==> flow/design.v <==
module IOProcessor (
    input  wire        clock,
    input  wire        reset,
    input  wire        iop_grant,        
    output wire [15:33] bus_addr,        
    input  wire [0:31] bus_data_r,       
    output wire [0:31] bus_data_w,       
    output wire        iop_write,        
    output wire [0:1]  bus_size          
);
localparam IOP_IDLE      = 2'b00;
localparam IOP_READ      = 2'b01;
localparam IOP_WRITE     = 2'b10;
reg [0:1]  iop_state;
reg [15:33] iop_addr;
reg [0:31]  iop_data;
reg         iop_write_r;
localparam IOP_READ_ADDR  = 19'h00100;
localparam IOP_WRITE_ADDR = 19'h00200;
always @(posedge clock) begin
    if (reset) begin
        iop_state   <= IOP_IDLE;
        iop_addr    <= 19'b0;
        iop_data    <= 32'b0;
        iop_write_r <= 1'b0;
    end else begin
        iop_write_r <= 1'b0;    
        case (iop_state)
            IOP_IDLE: begin
                if (iop_grant) begin
                    iop_addr  <= IOP_READ_ADDR;
                    iop_state <= IOP_READ;
                end
            end
            IOP_READ: begin
                if (iop_grant) begin
                    iop_data  <= bus_data_r;
                    iop_addr  <= IOP_WRITE_ADDR;
                    iop_state <= IOP_WRITE;
                end else begin
                    iop_state <= IOP_IDLE;
                end
            end
            IOP_WRITE: begin
                if (iop_grant) begin
                    iop_write_r <= 1'b1;
                    iop_state   <= IOP_IDLE;
                end else begin
                    iop_state <= IOP_IDLE;
                end
            end
            default: iop_state <= IOP_IDLE;
        endcase
    end
end
assign bus_addr   = iop_grant ? iop_addr  : 19'bz;
assign bus_data_w = iop_grant ? iop_data  : 32'bz;
assign iop_write  = iop_grant ? iop_write_r : 1'bz;
assign bus_size   = iop_grant ? 2'b10     : 2'bz;   
endmodule
# ---- From RTL to reports: IOProcessor
# The steps from the RTL of IOProcessor to its reports follow in flow order.
# Lines are those of the file above, counted from 1.
# A cell with -- has no value.
dict set report design {
  design {IOProcessor}
  clock {clock}
  lib {sky130hd}
  corner {tt_025C_1v80}
}

# ---- Word level
# Source: Yosys, flattened and elaborated, memories not mapped. Widths are those after wreduce. Registers that Yosys merges into a memory's read port (data or address) are not register bits. Print and check cells do not count. Equal cells are merged and count once.
dict set report bits {
  regBits 54
  inputBits 35
  out_inout_bits 54
  elab_cells 25
}
dict set report op_classes {
  eq_ne 4
  n_mux 11
  n_logic 1
  reduce_logical 5
}
# cell n
set op_table {}
lappend op_table {{19-bit 2-to-1 mux} 3}
lappend op_table {{19-bit case mux with 2-bit select} 1}
lappend op_table {{32-bit 2-to-1 mux} 1}
lappend op_table {{2-bit 2-to-1 mux} 3}
lappend op_table {{2-bit != test with constant B} 2}
lappend op_table {{2-bit case mux with 2-bit select} 1}
lappend op_table {{3-bit AND reduction} 1}
lappend op_table {{2-bit by 1-bit == test with 1-bit output with constant B} 1}
lappend op_table {{2-bit == test with constant B} 1}
lappend op_table {{2-bit zero test} 1}
lappend op_table {{2-bit AND reduction} 1}
lappend op_table {{2-bit nonzero test} 1}
lappend op_table {{2-bit OR reduction} 1}
lappend op_table {{1-bit 2-to-1 mux} 2}
lappend op_table {{1-bit inverter} 1}

# ---- Depth
# Yosys ltp: most cells in a row. Word level: on the elaborated netlist, between registers, memories and ports. Mapped: between sequential cells and ports; inverters and the memories' decode and read muxes count.
dict set report logic_depth {
  ltp_word 3
  abc_area 0
  ltp_mapped 4
  mapped_depth_nobuf 2
}

# ---- Netlist
# Source: synth_stat.txt of the flow (Yosys; design flattened, memories mapped). It holds for the ABC_AREA given above (unset counts as 0); a run with the other value may have another netlist.
# type n type_area_um2
set types {}
lappend types {sky130_fd_sc_hd__dfxtp_1 38 760.73}
lappend types {sky130_fd_sc_hd__a21bo_1 33 330.317}
lappend types {sky130_fd_sc_hd__a21oi_2 33 289.027}
lappend types {sky130_fd_sc_hd__buf_4 25 187.68}
lappend types {sky130_fd_sc_hd__nand3_1 32 160.154}
lappend types {sky130_fd_sc_hd__buf_8 4 60.058}
lappend types {sky130_fd_sc_hd__buf_6 3 33.782}
lappend types {sky130_fd_sc_hd__buf_2 6 30.029}
lappend types {sky130_fd_sc_hd__a211oi_2 1 12.512}
lappend types {sky130_fd_sc_hd__and3b_1 1 8.758}
lappend types {sky130_fd_sc_hd__or3b_1 1 8.758}
lappend types {sky130_fd_sc_hd__conb_1 2 7.507}
lappend types {sky130_fd_sc_hd__nand2_1 2 7.507}
lappend types {sky130_fd_sc_hd__nor2_1 2 7.507}
lappend types {sky130_fd_sc_hd__a21oi_1 1 5.005}
dict set report synth_totals {
  cell_count 184
  mapped_area_um2 1909.3
  sequential_area_um2 760.7
  flip_flops 38
  buf_cells 38
}

# ---- Worst setup path after synthesis
# Path of least setup slack by OpenSTA after synthesis, without wires, with an ideal clock, recovery checks aside; 20% of the period is set as input and as output delay. Where synthesis merged equal registers, the netlist keeps one of their names.
dict set report synth_timing {
  path_type {register to register}
  startpoint {register iop_state}
  endpoint {register iop_data[20]}
  clock_period_ps 856
  setup_time_ps 66
  launch_ps 0
  arrival_time_ps 831
  t_required_ps 790
  setup_slack_ps -41
  delay_ps 897
  stages 5
  path_buffers 2
  synth_period_reached_ps 897
}
# "delay_ps" = arrival - input delay + setup time.
# "stages" counts driving pins, that of a launching flip-flop among them; a cell with two outputs on the path counts twice.
# "synth_period_reached_ps" is the clock period less the worst setup slack; recovery checks do not enter. This is arithmetic on one report: input and output delays are still those of the set period (20% each).
# An end named without its bit number is one bit of that signal or, where synthesis recoded a state register, one of its new flip-flops.
# The rows between start and end are the longest chain of elaborated cells between them; the timing report does not say that the signal goes this way. Where chains are equally long, one stands for them.
# Each line given opens the expression or statement behind the cell; cells for indexed reads and writes are added by Yosys, which also makes memories of some case tables.
# At most two assigning lines are given for a register; there are more.
dict set report synth_via {
  path_cell_list {sky130_fd_sc_hd__dfxtp_1 -> sky130_fd_sc_hd__buf_6 -> sky130_fd_sc_hd__buf_6 -> sky130_fd_sc_hd__a21bo_1 -> sky130_fd_sc_hd__a21oi_2}
  elab_chain_len 2
  cells_between 2
  lines_between 1
  classes_between {eq/ne (1); reduce/logical (1)}
}
# element line
set synth_lines {}
lappend synth_lines {{start: declaration} 14} ;# reg [0:1]  iop_state;
lappend synth_lines {{start: assignment} 22} ;# iop_state   <= IOP_IDLE;
lappend synth_lines {{start: assignment} 32} ;# iop_state <= IOP_READ;
lappend synth_lines {{2-bit by 1-bit == test with 1-bit output} 28} ;# case (iop_state)
lappend synth_lines {{2-bit AND reduction} --}
lappend synth_lines {{end: assignment} 24} ;# iop_data    <= 32'b0;
lappend synth_lines {{end: assignment} 37} ;# iop_data  <= bus_data_r;
lappend synth_lines {{end: declaration} 16} ;# reg [0:31]  iop_data;

# ---- Timing after layout
# From the final timing report of job 2: the path of least setup slack in the routed layout; clock arrival at registers is part of the times.
# The report prints the path's times to 10 ps; the period is as set.
dict set report layout_timing {
  path_type {register to output}
  startpoint {register iop_data[6]}
  endpoint {output bus_data_w[6]}
  clock_period_ps 1200
  out_delay_ps 240
  launch_ps 290
  arrival_time_ps 920
  t_required_ps 960
  setup_slack_ps 40
  stages 2
  path_buffers 1
}
# The rows between start and end are the longest chain of elaborated cells between them; the timing report does not say that the signal goes this way. Where chains are equally long, one stands for them.
dict set report layout_via {
  path_cell_list {sky130_fd_sc_hd__dfxtp_1 -> sky130_fd_sc_hd__dlygate4sd2_1}
  elab_chain_len 1
  cells_between 1
  lines_between 1
  classes_between {mux (1)}
}
# element line
set layout_lines {}
lappend layout_lines {{start: declaration} 16} ;# reg [0:31]  iop_data;
lappend layout_lines {{start: assignment} 24} ;# iop_data    <= 32'b0;
lappend layout_lines {{start: assignment} 37} ;# iop_data  <= bus_data_r;
lappend layout_lines {{32-bit 2-to-1 mux} 57} ;# assign bus_data_w = iop_grant ? iop_data  : 32'bz;
lappend layout_lines {{end: declaration} 7} ;# output wire [0:31] bus_data_w,

; Stored flow runs of IOProcessor (2 of them; Yosys, OpenROAD, sky130hd). They differ in their settings and are not a sequence. Constraints: input delay and output delay 20% of the set period each, output load 0.01 pF.
; "achievedPeriod_ps" means the clock period less the worst setup slack. The figure is calculated, with input and output delays left at 20% of the set period.
; By "worst_setup_path_time_ps" is meant the share of the clock period that the worst setup path is allowed (20% is reserved at inputs, 20% at outputs), minus its slack. Clock arrival times at its registers enter into it.
; "fin_power_uw" rests on the timing tool's default activity at the inputs, not on a simulated workload.
; "worst_setup_path_time_ps" is known to 10 ps.

[job 1: settings]
period_ns = 0.6
CORE_UTILIZATION = 70
SETUP_SLACK_MARGIN = -0.03
PLACE_DENSITY = 0.65
CORE_ASPECT_RATIO = 0.86
CORE_MARGIN = 5
CELL_PAD_IN_SITES_DETAIL_PLACEMENT = 1
CTS_CLUSTER_SIZE = 50
CTS_CLUSTER_DIAMETER = 137
SLEW_MARGIN = 35
MAX_ROUTING_LAYER = met5
CAP_MARGIN = 20
[job 1: results]
outcome = no results, placement failed with GPL-0301

[job 2: settings]
period_ns = 1.2
CORE_UTILIZATION = 42
HOLD_SLACK_MARGIN = 0.03
CORE_ASPECT_RATIO = 0.92
CELL_PAD_IN_SITES_GLOBAL_PLACEMENT = 1
TNS_END_PERCENT = 20
GPL_TIMING_DRIVEN = 1
CAP_MARGIN = 25
SLEW_MARGIN = 35
CORE_MARGIN = 2
[job 2: results]
ys_area_um2 = 1909.3
final_die_area_um2 = 5101.8
stdcell_area_um2 = 2593.7
fin_util_pct = 59.3
fin_ws_ps = 42
setupTns_ps = 0
final_hold_ws_ps = 200
fin_power_uw = 2670
achievedPeriod_ps = 1158
worst_setup_path_time_ps = 920
worst_path_kind = register to output
