==> flow/design.v <==
module Console (
    input  wire        clock,
    input  wire        reset,
    input  wire        io_select,
    input  wire [15:33] io_addr,
    input  wire [0:31] io_data_w,
    input  wire        io_write,
    output reg  [0:31] io_data_r,
    input  wire        rx_ready,
    input  wire [7:0]  rx_data,
    output reg         rx_read,    
    output reg         tx_valid,   
    output reg  [7:0]  tx_char     
);
localparam ADDR_DATA   = 17'h1001;
localparam ADDR_STATUS = 17'h1002;
always @(*) begin
    io_data_r = 32'b0;
    if (io_select) begin
        case (io_addr[15:31])
            ADDR_DATA:   io_data_r = {24'b0, rx_data};
            ADDR_STATUS: io_data_r = {29'b0, 1'b1, rx_ready};  
            default:     io_data_r = 32'b0;
        endcase
    end
end
always @(posedge clock) begin
    if (reset)
        rx_read <= 1'b0;
    else
        rx_read <= io_select & ~io_write &
                   (io_addr[15:31] == ADDR_DATA) & rx_ready;
end
always @(posedge clock) begin
    if (reset) begin
        tx_valid <= 1'b0;
        tx_char  <= 8'h00;
    end else if (io_select & io_write & (io_addr[15:31] == ADDR_DATA)) begin
        tx_valid <= 1'b1;
        tx_char  <= io_data_w[24:31];
    end else begin
        tx_valid <= 1'b0;
        tx_char  <= 8'h00;
    end
end
endmodule
# Step by step through the tools: Console
# The steps from the RTL of Console to its reports follow in flow order.
# Lines are those of the file above, counted from 1.
inputs:
  top: "Console"
  clock_port: "clock"
  library: "sky130hd"
  corner: "tt_025C_1v80"

# Word level
# Source: Yosys, flattened and elaborated, memories not mapped. Widths are those after wreduce. Registers that Yosys merges into a memory's read port (data or address) are not register bits. Print and check cells do not count. Equal cells are merged and count once.
op_classes:
  mux: 3
  n_eq: 2
  reduce_and_logical: 1
  bitwise: 7
ops:
  columns: ["operator", "n"]
  rows:
  - ["17-bit by 13-bit equality test with 1-bit output with constant B", 2]
  - ["8-bit parallel mux with 2-bit select", 1]
  - ["8-bit two-way mux", 1]
  - ["1-bit AND", 5]
  - ["1-bit NOT", 2]
  - ["2-bit OR reduction", 1]
  - ["1-bit two-way mux", 1]
bits:
  in_bits: 64
  out_inout_bits: 42
  regBits: 10
  elab_cells: 16

# Depth
# Yosys ltp: most cells in a row. Word level: on the elaborated netlist, between registers, memories and ports. Mapped: between sequential cells and ports; inverters and the memories' decode and read muxes count.
depth:
  depth_word: 4
  ABC_AREA: 0
  depth_mapped: 3
  depth_no_buf: 3

# Netlist
# Source: synth_stat.txt of the flow (Yosys; design flattened, memories mapped). It holds for the ABC_AREA given above (unset counts as 0); a run with the other value may have another netlist.
# Totals and module areas in this step are rounded.
synth_totals:
  flip_flops: 10
  stdcells: 67
  sequential_area_mm2: 0.0002002
  synth_area_mm2: 0.0006306
  buf_cells: 25
types:
  columns: ["cell", "n", "area_total_um2"]
  rows:
  - ["sky130_fd_sc_hd__dfxtp_1", 10, 200.192]
  - ["sky130_fd_sc_hd__buf_4", 24, 180.173]
  - ["sky130_fd_sc_hd__and4_1", 7, 61.309]
  - ["sky130_fd_sc_hd__and3_1", 8, 50.048]
  - ["sky130_fd_sc_hd__or4b_1", 2, 20.019]
  - ["sky130_fd_sc_hd__nor2b_1", 3, 18.768]
  - ["sky130_fd_sc_hd__or4b_4", 1, 13.763]
  - ["sky130_fd_sc_hd__and4bb_1", 1, 12.512]
  - ["sky130_fd_sc_hd__nor4_2", 1, 12.512]
  - ["sky130_fd_sc_hd__or4_4", 1, 11.261]
  - ["sky130_fd_sc_hd__or4bb_1", 1, 11.261]
  - ["sky130_fd_sc_hd__a22oi_1", 1, 7.507]
  - ["sky130_fd_sc_hd__nor2_1", 2, 7.507]
  - ["sky130_fd_sc_hd__nor4_1", 1, 6.256]
  - ["sky130_fd_sc_hd__a21oi_1", 1, 5.005]
  - ["sky130_fd_sc_hd__nor3_1", 1, 5.005]
  - ["sky130_fd_sc_hd__clkbuf_1", 1, 3.754]
  - ["sky130_fd_sc_hd__conb_1", 1, 3.754]

# Worst setup path after synthesis
# OpenSTA on the mapped netlist: ideal clock, no wires. The path of least setup slack (recovery checks aside). Input and output delay are each 20% of the period. Register names are those of the netlist, which keeps one name where synthesis merged equal registers.
synth_timing:
  path_type: "in2out"
  start: "in io_addr[15]"
  end: "out io_data_r[30]"
  tclk_ps: 2910
  t_first_pin_ps: 582
  path_delay_ps: 1302
  t_required_ps: 2328
  slack_ps: 444
  t_arrival_ps: 1884
  in_delay_ps: 582
  output_delay_ps: 582
  n_path_buf: 0
  stages: 3
  synth_period_reached_ps: 2466
# "path_delay_ps" is the arrival time less input delay plus setup time.
# A path that ends at an output port has no setup time.
# "stages" counts driving pins, that of a launching flip-flop among them; a cell with two outputs on the path counts twice.
# "synth_period_reached_ps" = period - worst setup slack (recovery checks aside). The figure is calculated, with input and output delays left at 20% of the set period.
# Between the ends stands the longest chain of elaborated cells between them, by number of cells; it is not shown to be the way that was timed. Of several equally long chains one is given.
# A line is the first line of the expression or statement that the cell stems from. Yosys adds cells for indexed reads and writes and turns some case tables into memories.
synth_between:
  cell_sequence: "sky130_fd_sc_hd__or4b_1 sky130_fd_sc_hd__or4b_4 sky130_fd_sc_hd__nor2_1"
  elab_chain_cells: 3
  cone_cells: 4
  cone_classes: "2 x eq/ne; 2 x mux"
synth_lines:
  columns: ["element", "line", "source"]
  rows:
  - ["from (decl)", 5, "input  wire [15:33] io_addr,"]
  - ["17-bit by 13-bit equality test with 1-bit output", 20, "case (io_addr[15:31])"]
  - ["8-bit parallel mux with 2-bit select", 20, null]
  - ["8-bit two-way mux", 19, "if (io_select) begin"]
  - ["to (decl)", 8, "output reg  [0:31] io_data_r,"]

# Timing after layout
# From the final timing report of entry A: the path of least setup slack in the routed layout; clock arrival at registers is part of the times.
# The report prints the path's times to 10 ps; the period is as set.
layout_timing:
  path_type: "in2out"
  start: "in io_addr[25]"
  end: "out io_data_r[25]"
  t_required_ps: 2780
  stages: 7
  output_delay_ps: 690
  slack_ps: 160
  t_first_pin_ps: 690
  tclk_ps: 3470
  n_path_buf: 4
  in_delay_ps: 690
  t_arrival_ps: 2620
# Between the ends stands the longest chain of elaborated cells between them, by number of cells; it is not shown to be the way that was timed. Of several equally long chains one is given.
layout_between:
  cell_sequence: "sky130_fd_sc_hd__clkdlybuf4s50_1 sky130_fd_sc_hd__or4_4 sky130_fd_sc_hd__buf_4 sky130_fd_sc_hd__nor3_1 sky130_fd_sc_hd__buf_4 sky130_fd_sc_hd__and4_1 sky130_fd_sc_hd__dlygate4sd2_1"
  elab_chain_cells: 3
  cone_cells: 4
  cone_classes: "2 x eq/ne; 2 x mux"
layout_lines:
  columns: ["element", "line", "source"]
  rows:
  - ["from (decl)", 5, "input  wire [15:33] io_addr,"]
  - ["17-bit by 13-bit equality test with 1-bit output", 20, "case (io_addr[15:31])"]
  - ["8-bit parallel mux with 2-bit select", 20, null]
  - ["8-bit two-way mux", 19, "if (io_select) begin"]
  - ["to (decl)", 8, "output reg  [0:31] io_data_r,"]

Subject: flow runs of Console

Hi,

Module Console, platform sky130hd: 2 stored runs of the flow (Yosys, OpenROAD) with differing settings, in no particular order. Input and output delays are each 20% of the period that was set; the output load is 0.01 pF.
"clock_period_reached_ps" = clock period - worst setup slack. The figure is calculated, with input and output delays left at 20% of the set period.
"worst_path_ps" = time allowed to the worst setup path (clock period - input delay - output delay, where it has them) - its slack; a late launch clock adds to it, a late capture clock takes from it.
"power.total_w" is the tool's figure for a default switching activity; nothing was simulated.
"worst_path_ps" is known to 10 ps.
Values from the reports are rounded here.

--- entry A ---
==> flow/run.sh <==
#!/bin/bash
# the make line also repeats the synthesis and layout settings of config.mk as NAME=value (left out here)
make -C /OpenROAD-flow-scripts/flow DESIGN_CONFIG=/design/flow/config.mk WORK_HOME=/design/flow/orfs CLKGATE_MAP_FILE= finish
==> flow/config.mk <==
export PLATFORM = sky130hd
export DESIGN_NAME = Console
export DESIGN_NICKNAME = Console
export VERILOG_FILES = /design/flow/design.v
export SDC_FILE = /design/flow/constraint.sdc
export NUM_CORES = 4
export LEC_CHECK = 0
export CAP_MARGIN = 20
export CORE_MARGIN = 2
export CORE_UTILIZATION = 40
export SLEW_MARGIN = 20
==> flow/constraint.sdc <==
create_clock -name core_clock -period 3.47 [get_ports {clock}]
set_input_delay 0.6940 -clock core_clock [delete_from_list [all_inputs] [get_ports {clock}]]
set_output_delay 0.6940 -clock core_clock [all_outputs]
set_load 0.01 [all_outputs]

==> results, as YAML <==
results:
  power.total_w: 0.0002513
  synth_chip_area_mm2: 0.0006306
  hold_worst_slack_ps: 1007
  finish.utilization_pct: 77.9
  worst_path_ps: 1920
  path_kind: "in2out"
  setup_tns_ps: 0
  setup_ws_ps: 158
  clock_period_reached_ps: 3312
  die_footprint_mm2: 0.00191
  final_cell_area_mm2: 0.00116

--- entry B ---
==> flow/run.sh <==
#!/bin/bash
# the make line also repeats the synthesis and layout settings of config.mk as NAME=value (left out here)
make -C /OpenROAD-flow-scripts/flow DESIGN_CONFIG=/design/flow/config.mk WORK_HOME=/design/flow/orfs CLKGATE_MAP_FILE= finish
==> flow/config.mk <==
export PLATFORM = sky130hd
export DESIGN_NAME = Console
export DESIGN_NICKNAME = Console
export VERILOG_FILES = /design/flow/design.v
export SDC_FILE = /design/flow/constraint.sdc
export NUM_CORES = 4
export LEC_CHECK = 0
export ABC_AREA = 0
export CAP_MARGIN = 5
export CORE_MARGIN = 2
export CORE_UTILIZATION = 65
export MAX_ROUTING_LAYER = met4
export MIN_ROUTING_LAYER = met2
export PLACE_DENSITY_LB_ADDON = 0.26
export SETUP_SLACK_MARGIN = 0.66
export SLEW_MARGIN = 5
export TNS_END_PERCENT = 20
==> flow/constraint.sdc <==
create_clock -name core_clock -period 3.92 [get_ports {clock}]
set_input_delay 0.7840 -clock core_clock [delete_from_list [all_inputs] [get_ports {clock}]]
set_output_delay 0.7840 -clock core_clock [all_outputs]
set_load 0.01 [all_outputs]

==> results, as YAML <==
outcome: "no results, placement failed with FLW-0024"

Regards
